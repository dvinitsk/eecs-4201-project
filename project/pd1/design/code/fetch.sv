==> flow/design.v <==
package constants_pkg;
typedef enum logic [1:0] {
    ADD = 2'b00,
    SUB = 2'b01,
    AND = 2'b10,
    OR =  2'b11
} aluSel_e  ;
endpackage
module fetch #(
    parameter int DWIDTH=32,
    parameter int AWIDTH=32,
    parameter int BASEADDR=32'h01000000
    )(
	input logic clk,
	input logic rst,
	output logic [AWIDTH - 1:0] pc_o,
  output logic [DWIDTH - 1:0] insn_o
);
    initial begin
      pc_o = AWIDTH'(BASEADDR);
    end
    always_ff @(posedge clk) begin
      if(rst) begin                 
        pc_o <= AWIDTH'(BASEADDR);
      end
      else begin
        pc_o <= pc_o + AWIDTH'(32'd4); 
      end
    end
endmodule : fetch
; Reports on fetch
; What the tools print for fetch, step after step.
; Lines are those of the file above, counted from 1.
; Library cell names are shortened.
; A cell with -- has no value.
[inputs]
design = fetch
clock = clk
lib = sky130hd
corner = tt_025C_1v80

; Elaborated design
; Counts by Yosys on the flattened word-level netlist (proc, flatten, opt, wreduce; memories kept). Register bits leave out memories and registers merged into their read ports (data or address); mux counts leave out enables and synchronous resets folded into registers. Print and check cells are left out. Cells with the same type and inputs are merged into one.
[bits]
reg_bits = 32
out_inout_bits = 64
[op_classes]
add_sub_neg = 1
[ops]
columns = op, n
row1 = 32-bit by 3-bit adder with 32-bit output (second input constant), 1

; Longest topological paths
; Longest topological path by Yosys (ltp), each cell counted once; first at word level (registers and memories cut), then after technology mapping (sequential cells cut; the memories' decode and read muxes count).
[depth]
depth_word = 1
ABC_AREA = 0
ltp_mapped = 6
depth_no_buf = 5

; After synthesis
; Source: synth_stat.txt of the flow (Yosys; design flattened, memories mapped). It holds for the ABC_AREA given above (unset counts as 0); a run with the other value may have another netlist.
[types]
columns = cell, n, area_total_um2
row1 = dfxtp_1, 30, 600.576
row2 = buf_4, 35, 262.752
row3 = nand4_1, 14, 87.584
row4 = nor2_1, 20, 75.072
row5 = xor2_1, 8, 70.067
row6 = a21oi_1, 12, 60.058
row7 = and4_1, 5, 43.792
row8 = a31o_2, 4, 35.034
row9 = xnor2_1, 4, 35.034
row10 = mux2_2, 3, 33.782
row11 = nand3_1, 6, 30.029
row12 = o21ai_0, 6, 30.029
row13 = and3_1, 4, 25.024
row14 = nand4_2, 2, 25.024
row15 = nor2b_1, 4, 25.024
row16 = or3_1, 4, 25.024
row17 = o31ai_1, 3, 22.522
row18 = or4_1, 3, 22.522
; Other cell types: 17; their cells: 30.
[mapped]
cells = 197
synth_area_um2 = 1697.9
sequential_area_um2 = 600.6
ffs = 30

; Worst setup path after synthesis
; Source: OpenSTA report_checks on the synthesized netlist (no wires, ideal clock, input and output delay 20% of the period each), path of least setup slack; recovery checks are left aside. Register names are those of the netlist, which keeps one name where synthesis merged equal registers.
[synth_timing]
kind = register to register
from = reg pc_o[2]
to = reg pc_o[30]
period_ns = 2.19
setup_ns = 0.121
arrival_time_ns = 1.728
setup_slack_ns = 0.341
path_delay_ns = 1.849
driving_pins = 6
period_less_setup_slack_ns = 1.849
; "path_delay_ns" = arrival - input delay + setup time.
; "driving_pins": output pins that drive a net of the path, with the launching flip-flop's if there is one; two outputs of one cell count as two.
; "period_less_setup_slack_ns" = period - worst setup slack (recovery checks aside). The figure is calculated, with input and output delays left at 20% of the set period.
; The rows between start and end are the longest chain of elaborated cells between them; the timing report does not say that the signal goes this way. Where chains are equally long, one stands for them.
; A line is the first line of the expression or statement that the cell stems from. Yosys adds cells for indexed reads and writes and turns some case tables into memories.
[synth_via]
cell_sequence = dfxtp_1 -> ha_1 -> nand4_1 -> or4_4 -> nor4_2 -> mux2_2
elab_chain_len = 1
[synth_rtl]
columns = item, line_no
row1 = from (decl), 16  ; output logic [AWIDTH - 1:0] pc_o,
row2 = from (assign), 24  ; pc_o <= AWIDTH'(BASEADDR);
row3 = from (assign), 27  ; pc_o <= pc_o + AWIDTH'(32'd4);
row4 = 32-bit by 3-bit adder with 32-bit output, 27
row5 = to (assign), 24
row6 = to (assign), 27
row7 = to (decl), 16

; Path in the finished layout
; From the final timing report of flow run 2: the path of least setup slack in the routed layout; clock arrival at registers is part of the times.
[layout_timing]
kind = register to register
from = reg pc_o[12]
to = reg pc_o[30]
period_ns = 2.1
setup_ns = 0.11
arrival_time_ns = 2.00
setup_slack_ns = 0.28
driving_pins = 5
; The rows between start and end are the longest chain of elaborated cells between them; the timing report does not say that the signal goes this way. Where chains are equally long, one stands for them.
[layout_via]
cell_sequence = dfxtp_1 -> nand4_1 -> or4_4 -> nor4_2 -> mux2_2
elab_chain_len = 1
[layout_rtl]
columns = item, line_no
row1 = from (decl), 16  ; output logic [AWIDTH - 1:0] pc_o,
row2 = from (assign), 24  ; pc_o <= AWIDTH'(BASEADDR);
row3 = from (assign), 27  ; pc_o <= pc_o + AWIDTH'(32'd4);
row4 = 32-bit by 3-bit adder with 32-bit output, 27
row5 = to (assign), 24
row6 = to (assign), 27
row7 = to (decl), 16

; Module fetch, platform sky130hd: 2 stored runs of the flow (Yosys, OpenROAD) with differing settings, in no particular order. Input and output delays are each 20% of the period that was set; the output load is 0.01 pF.
; By "achieved_period_ns" is meant the clock period of the run minus its worst setup slack. This is arithmetic on one report: input and output delays are still those of the set period (20% each).
; "worstPathTime_ns" = time allowed to the worst setup path (clock period - input delay - output delay, where it has them) - its slack; a late launch clock adds to it, a late capture clock takes from it.
; "totalPower_mw" is the tool's figure for a default switching activity; nothing was simulated.

[flow run 1: settings]
period_ns = 3.58
CORE_UTILIZATION = 42
SETUP_SLACK_MARGIN = -0.15
PLACE_DENSITY_LB_ADDON = 0.27
CORE_ASPECT_RATIO = 1.15
CELL_PAD_IN_SITES_DETAIL_PLACEMENT = 2
ABC_AREA = 1
CTS_CLUSTER_DIAMETER = 270
CAP_MARGIN = 20
CORE_MARGIN = 2
SLEW_MARGIN = 20
[flow run 1: results]
outcome = unfinished; error DPL-0033 in placement

[flow run 2: settings]
period_ns = 2.1
CAP_MARGIN = 20
CORE_MARGIN = 2
CORE_UTILIZATION = 40
SLEW_MARGIN = 20
[flow run 2: results]
synth_chip_area_um2 = 1697.9
final_stdcell_area_um2 = 2087.0
achieved_period_ns = 1.821
worstPathTime_ns = 1.82
worstPathKind = register to register
setup_ws_ns = 0.279
totalPower_mw = 1.208
utilization_frac = 0.518
design.die.area_um2 = 4781.7
